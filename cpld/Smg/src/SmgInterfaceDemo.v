==> flow/design.v <==
module DemoControlModule
(
    input CLK,
    input RSTn,
    output [15:0]NumberSig
);
    parameter T100MS = 26'd50_000_000;
    reg [25:0]C1;
    always @ ( posedge CLK or negedge RSTn )
        if( ! RSTn )
            C1 <= 26'd0;
        else if( C1 == T100MS )
            C1 <= 26'd0;
        else 
            C1 <= C1 + 1'd1;
    reg [3:0] i;
    reg [15:0]rNum;
    reg [15:0]rNumber;
    always @ ( posedge CLK or negedge RSTn )
        if ( ! RSTn )
            begin
                i <= 4'd0;
                rNum <= 16'd0;
                rNumber <= 16'd0;
            end
        else
            case( i )
                0:
                if( C1 == T100MS ) begin rNum[3:0] <= rNum[3:0] + 1'd1; i <= i + 1'd1; end
                1:
                if( rNum[3:0] > 4'd9 ) begin rNum[7:4] <= rNum[7:4] + 1'd1; rNum[3:0] <= 4'd0; i <= i + 1'd1; end
                else i <= i + 1'd1;
                2:
                if( rNum[7:4] > 4'd9 ) begin rNum[11:8] <= rNum[11:8] + 1'd1; rNum[7:4] <= 4'd0; i <= i + 1'd1; end
                else i <= i + 1'd1;
                3:
                if( rNum[11:8] > 4'd9 ) begin rNum[15:12] <= rNum[15:12] + 1'd1; rNum[11:8] <= 4'd0; i <= i + 1'd1; end
                else i <= i + 1'd1;
                4:
                if( rNum[15:12] > 4'd9 ) begin rNum <= 15'd0; rNum[11:8] <= 4'd0; i <= i + 1'd1; end
                else i <= i + 1'd1;
                5:
                begin rNumber <= 16'd1234; i <= 4'd0; end
            endcase
    assign NumberSig = rNumber;
endmodule
module SmgControlModule
(
    input CLK,
    input RSTn,
    input [15:0] NumberSig,
    output [3:0] NumberData
);
    parameter T1MS = 19'd500_000;
    reg [18:0] C1;
    always @ ( posedge CLK or negedge RSTn )
        if ( ! RSTn )
            C1 <= 19'd0;
        else if(C1 == T1MS )
            C1 <= 19'd0;
        else 
            C1 <= C1 + 1'd1;
    reg [3:0] i;
    reg [3:0] rNumber;
    always @ ( posedge CLK or negedge RSTn )
        if( ! RSTn )
            begin
                rNumber <= 4'd0;
                i <= 4'd0;
            end
        else
            case ( i )
                0:
                if(C1 == T1MS ) i <= i + 1'd1;
                else rNumber <= NumberSig[15:12];
                1:
                if(C1 == T1MS ) i <= i + 1'd1;
                else rNumber <= NumberSig[11:8];
                2:
                if(C1 == T1MS ) i <= i + 1'd1;
                else rNumber <= NumberSig[7:4];
                3:
                if(C1 == T1MS ) i <= 4'd0;
                else rNumber <= NumberSig[3:0];
            endcase
    assign NumberData = rNumber;
endmodule
module SmgEncodeModule
(
    input CLK,
    input RSTn,
    input [3:0] NumberData,
    output [7:0] SmgData
);
    parameter
    _0 = 8'b0011_1111, _1 = 8'b0000_0110, _2 = 8'b0101_1011, 
    _3 = 8'b0100_1111, _4 = 8'b0110_0110, _5 = 8'b0110_1101, 
    _6 = 8'b0111_1101, _7 = 8'b0000_0111, _8 = 8'b0111_1111,
    _9 = 8'b0110_1111;
    reg [7:0] rSMG;
    always @ ( posedge CLK or negedge RSTn )
        if ( ! RSTn )
            rSMG <= 8'd1111_1111;
        else
            case ( NumberData )
                4'd0 : rSMG <= _0;
                4'd1 : rSMG <= _1;
                4'd2 : rSMG <= _2;
                4'd3 : rSMG <= _3;
                4'd4 : rSMG <= _4;
                4'd5 : rSMG <= _5;
                4'd6 : rSMG <= _6;
                4'd7 : rSMG <= _7;
                4'd8 : rSMG <= _8;
                4'd9 : rSMG <= _9;
            endcase
    assign SmgData = rSMG;
endmodule
module SmgInterface
(
    input CLK,
    input RSTn,
    input [15:0] NumberSig,
    output [7:0] SmgData,
    output [3:0] ScanSig
);
    wire [3:0] NumberData;
    SmgControlModule U1
    (
        .CLK( CLK ),
        .RSTn ( RSTn ),
        .NumberSig ( NumberSig ),
        .NumberData ( NumberData )
    );
    SmgEncodeModule U2
    (
        .CLK ( CLK ),
        .RSTn ( RSTn ),
        .NumberData ( NumberData ),
        .SmgData ( SmgData )
    );
    SmgScanModule U3
    (
        .CLK ( CLK ),
        .RSTn ( RSTn ),
        .ScanSig ( ScanSig )
    );
endmodule
module SmgInterfaceDemo
(
    input CLK,
    input RSTn,
    output [7:0] SmgData,
    output [3:0] ScanSig
);
    wire [15:0] NumberSig;
    DemoControlModule U1
    (
        .CLK( CLK ),
        .RSTn( RSTn ),
        .NumberSig(NumberSig)
    );
    SmgInterface U2
    (
        .CLK( CLK ),
        .RSTn( RSTn ),
        .NumberSig( NumberSig ),
        .SmgData( SmgData ),
        .ScanSig( ScanSig )
    );
endmodule
module SmgScanModule
(
    input CLK,
    input RSTn,
    output [3:0] ScanSig
);
    parameter T1MS = 19'd500_000;
    reg [18:0] C1;
    always @ ( posedge CLK or negedge RSTn )
        if ( ! RSTn )
            C1 <= 19'd0;
        else if(C1 == T1MS )
            C1 <= 19'd0;
        else 
            C1 <= C1 + 1'd1;
    reg [3:0] i;
    reg [3:0] rScan;
    always @ (posedge CLK or negedge RSTn )
        if( ! RSTn )
            begin
                i <= 4'd0;
                rScan <= 4'b1_000;
            end
        else
            case ( i )
                0:
                if( C1 == T1MS ) i <= i + 1'd1;
                else rScan <= 4'b0111;
                1:
                if( C1 == T1MS ) i <= i + 1'd1;
                else rScan <= 4'b1011;
                2:
                if( C1 == T1MS ) i <= i + 1'd1;
                else rScan <= 4'b1101;
                3:
                if( C1 == T1MS ) i <= i + 1'd1;
                else rScan <= 4'b1110;
                4:
                if( C1 == T1MS ) i <= 4'd0;
                else rScan <= 4'b0111;
            endcase
    assign ScanSig = rScan;
endmodule
== Tool chain data of SmgInterfaceDemo ==
What the tools print for SmgInterfaceDemo, step after step.
Lines are those of the file above, counted from 1.
Cell names lack the library's common part.
Not given: n/a
Set-up
  top: SmgInterfaceDemo
  clock port: CLK
  cell library: sky130hd
  library corner: tt_025C_1v80

== Elaborated design ==
Source: Yosys, flattened and elaborated, memories not mapped. Widths are those after wreduce. Registers that Yosys merges into a memory's read port (data or address) are not register bits. Print and check cells do not count. Equal cells are merged and count once.
Storage and ports
  register bits after elaboration: 93
  output and inout bits: 12
  word-level cells: 92
Cells by class
  add/subtract/negate cells: 6
  equal/unequal tests: 37
  multiplexer cells: 22
  reductions and logical operators: 17
Operator list (count)
  8-bit parallel mux with 10-bit select: 1
  4-bit 2-to-1 mux: 13
  19-bit by 1-bit adder with 19-bit output (second input constant): 2
  19-bit equality test (second input constant): 2
  19-bit 2-to-1 mux: 2
  4-bit by 2-bit equality test with 1-bit output (second input constant): 8
  4-bit parallel mux with 4-bit select: 2
  4-bit by 3-bit equality test with 1-bit output (second input constant): 7
  26-bit by 1-bit adder with 26-bit output (second input constant): 1
  26-bit equality test (second input constant): 1
  26-bit 2-to-1 mux: 1
  2-bit inequality test (second input constant): 10
  4-bit by 1-bit equality test with 1-bit output (second input constant): 4
  4-bit zero test: 4
  4-bit parallel mux with 2-bit select: 2
  4-bit by 1-bit adder with 4-bit output (second input constant): 3
  4-bit parallel mux with 3-bit select: 1
  10-bit nonzero test: 1
  5-bit AND reduction: 2
  4-bit equality test (second input constant): 2
  4-bit OR reduction: 2
  2-bit by 1-bit inequality test with 1-bit output (second input constant): 3
  3-bit AND reduction: 2
  5-bit nonzero test: 1
  4-bit nonzero test: 1
  3-bit nonzero test: 1
  3-bit OR reduction: 1
  2-bit AND reduction: 1
  2-bit OR reduction: 1

== Longest topological paths ==
Yosys ltp: most cells in a row. Word level: on the elaborated netlist, between registers, memories and ports. Mapped: between sequential cells and ports; inverters and the memories' decode and read muxes count.
Logic depth
  word-level depth: 4
  ABC_AREA: 0
  depth in mapped cells: 7

== Netlist ==
The flow's flattened synthesis, as Yosys stat reports it; memories are mapped. The netlist is that of the ABC_AREA named above (0 if unset); the other value can give another one.
Mapped netlist
  cell count: 409
  synthesis area: 4330.4 sq um
  sequential area: 2309.7 sq um
  flip-flop cells: 92
  buffers: 11
Cells by type (count)
  dfrtp_1: 86
  xnor2_1: 31
  ha_1: 14
  nor2_1: 46
  xor2_1: 19
  dfstp_2: 6
  nand3_1: 27
  nand2_1: 30
  nand4_1: 18
  o21ai_0: 17
  inv_1: 19
  nand3b_1: 7
  nor3_1: 10
  mux2_2: 4
  and3_1: 7
  mux2i_1: 4
  a21o_1: 5
  clkbuf_1: 9
Other cell types: 30; their cells: 50.
The figures by module come from a second, unflattened synthesis with its own total; it is not the netlist above.
Unflattened totals
  cells (unflattened synthesis): 499
  area total of the unflattened synthesis: 5016.1 sq um
Each row is one instance without its submodules.
Modules
  DemoControlModule: instances 1, cells 168, area 1675.4 sq um
  SmgControlModule: instances 1, cells 147, area 1477.7 sq um
  SmgScanModule: instances 1, cells 140, area 1411.4 sq um
  SmgEncodeModule: instances 1, cells 44, area 451.7 sq um
  SmgInterface: instances 1, cells 0, area 0.0 sq um
  SmgInterfaceDemo: instances 1, cells 0, area 0.0 sq um

== Path before layout ==
Path of least setup slack by OpenSTA after synthesis, without wires, with an ideal clock, recovery checks aside; 20% of the period is set as input and as output delay. Where synthesis merged equal registers, the netlist keeps one of their names.
Path post-synthesis
  path type: reg2reg
  start point: reg U2.U1.i[0]
  end point: reg U2.U1.i[1]
  clock period: 2.14 ns
  library setup time: 0.125 ns
  launch time at the first pin: 0.000 ns
  arrival time: 1.724 ns
  data required time: 2.015 ns
  setup slack: 0.291 ns
  path delay: 1.849 ns
  driving pins on the path: 7
  path buffers: 0
  period reached after synthesis: 1.849 ns
"path delay" = arrival - input delay + setup time.
"driving pins on the path": output pins that drive a net of the path, with the launching flip-flop's if there is one; two outputs of one cell count as two.
"period reached after synthesis" is the clock period less the worst setup slack; recovery checks do not enter. This is arithmetic on one report: input and output delays are still those of the set period (20% each).
The rows between start and end are the longest chain of elaborated cells between them; the timing report does not say that the signal goes this way. Where chains are equally long, one stands for them.
A line is the first line of the expression or statement that the cell stems from. Yosys adds cells for indexed reads and writes and turns some case tables into memories.
At most two assigning lines are given for a register; there are more.
Between the ends, post-synthesis
  path through: dfrtp_1 -> inv_1 -> ha_1 -> o41ai_1 -> inv_1 -> nand2_1 -> mux2_2
  length of the longest elaborated chain: 4
  elaborated cells on any way between the ends: 12
  those cells by class: add/sub: 1; eq/ne: 5; mux: 2; reduce/logical: 4
Ends and longest elaborated chain, post-synthesis
  start, declared: RTL line 63  | reg [3:0] i;
  start, assigned: RTL line 74  | if(C1 == T1MS ) i <= i + 1'd1;
  start, assigned: RTL line 77  | if(C1 == T1MS ) i <= i + 1'd1;
  4-bit by 2-bit equality test with 1-bit output: RTL line 72  | case ( i )
  3-bit OR reduction
  2-bit by 1-bit inequality test with 1-bit output
  3-bit AND reduction
  end, assigned: RTL line 74
  end, assigned: RTL line 77
  end, declared: RTL line 63

== Worst path after layout ==
Path of least setup slack in the final report of entry A (OpenROAD, finished layout, wires in). Where an end is a register, its clock arrival counts in the times.
Path post-layout
  path type: reg2reg
  start point: reg U2.U3.C1[0]
  end point: reg U2.U3.rScan[1]
  clock period: 2.23 ns
  library setup time: 0.11 ns
  launch time at the first pin: 0.35 ns
  arrival time: 2.19 ns
  data required time: 2.47 ns
  setup slack: 0.28 ns
  driving pins on the path: 8
  path buffers: 0
The rows between start and end are the longest chain of elaborated cells between them; the timing report does not say that the signal goes this way. Where chains are equally long, one stands for them.
At most two assigning lines are given for a register; there are more.
Between the ends, post-layout
  path through: dfrtp_1 -> inv_1 -> ha_1 -> nor4b_1 -> nand4_1 -> nor3_4 -> nor3_1 -> mux2_2
  length of the longest elaborated chain: 3
  elaborated cells on any way between the ends: 11
  those cells by class: eq/ne: 5; mux: 5; reduce/logical: 1
Ends and longest elaborated chain, post-layout
  start, declared: RTL line 179  | reg [18:0] C1;
  start, assigned: RTL line 182  | C1 <= 19'd0;
  start, assigned: RTL line 186  | C1 <= C1 + 1'd1;
  19-bit equality test: RTL line 198  | if( C1 == T1MS ) i <= i + 1'd1;
  4-bit 2-to-1 mux: RTL line 198
  4-bit parallel mux with 4-bit select: RTL line 196  | case ( i )
  end, assigned: RTL line 193  | rScan <= 4'b1_000;
  end, assigned: RTL line 199  | else rScan <= 4'b0111;
  end, declared: RTL line 188  | reg [3:0] rScan;

# Flow runs of SmgInterfaceDemo

Measured data: module SmgInterfaceDemo, platform sky130hd, 2 stored runs of the flow under differing settings, order arbitrary. Input and output delays are each 20% of the period that was set; the output load is 0.01 pF.
"achieved clock period" is the run's clock period less its worst setup slack. It is reckoned from that one timing run; input and output delays stay at 20% of the period that was set.
"worst setup path time" means the part of the period allowed to the worst setup path (the constraints hold back 20% at inputs and 20% at outputs) less its slack; where the path has registers, the arrival times of their clocks count too.
By "power" is meant OpenSTA's value without simulated activity: inputs other than the clock are taken to toggle once in ten clock periods, and the tool carries that through the logic.
[entry A] settings: period_ns=2.23, CORE_UTILIZATION=63, CAP_MARGIN=20, CORE_MARGIN=2, SLEW_MARGIN=20
[entry A] result: chip area after synthesis (Yosys) 4330.4 sq um, die area 7552.5 sq um, standard-cell area of the final layout 4798.4 sq um, utilization 0.714, worst setup slack after layout 0.281 ns, total negative slack 0.000 ns, power 2739 uW, achieved clock period 1.949 ns, worst setup path time 1.95 ns, worst setup path kind reg2reg
[entry B] settings: period_ns=1.47, CORE_UTILIZATION=40, SETUP_SLACK_MARGIN=0.33, PLACE_DENSITY=0.63, CORE_ASPECT_RATIO=1.27, TNS_END_PERCENT=35, ABC_AREA=1, GPL_TIMING_DRIVEN=1, CTS_CLUSTER_DIAMETER=103, SLEW_MARGIN=20, CAP_MARGIN=20, CORE_MARGIN=2
[entry B] result: chip area after synthesis (Yosys) 5132.4 sq um, die area 13759.9 sq um, standard-cell area of the final layout 6752.7 sq um, utilization 0.541, worst setup slack after layout -0.042 ns, total negative slack -0.139 ns, power 4922 uW, achieved clock period 1.512 ns, worst setup path time 1.51 ns, worst setup path kind reg2reg
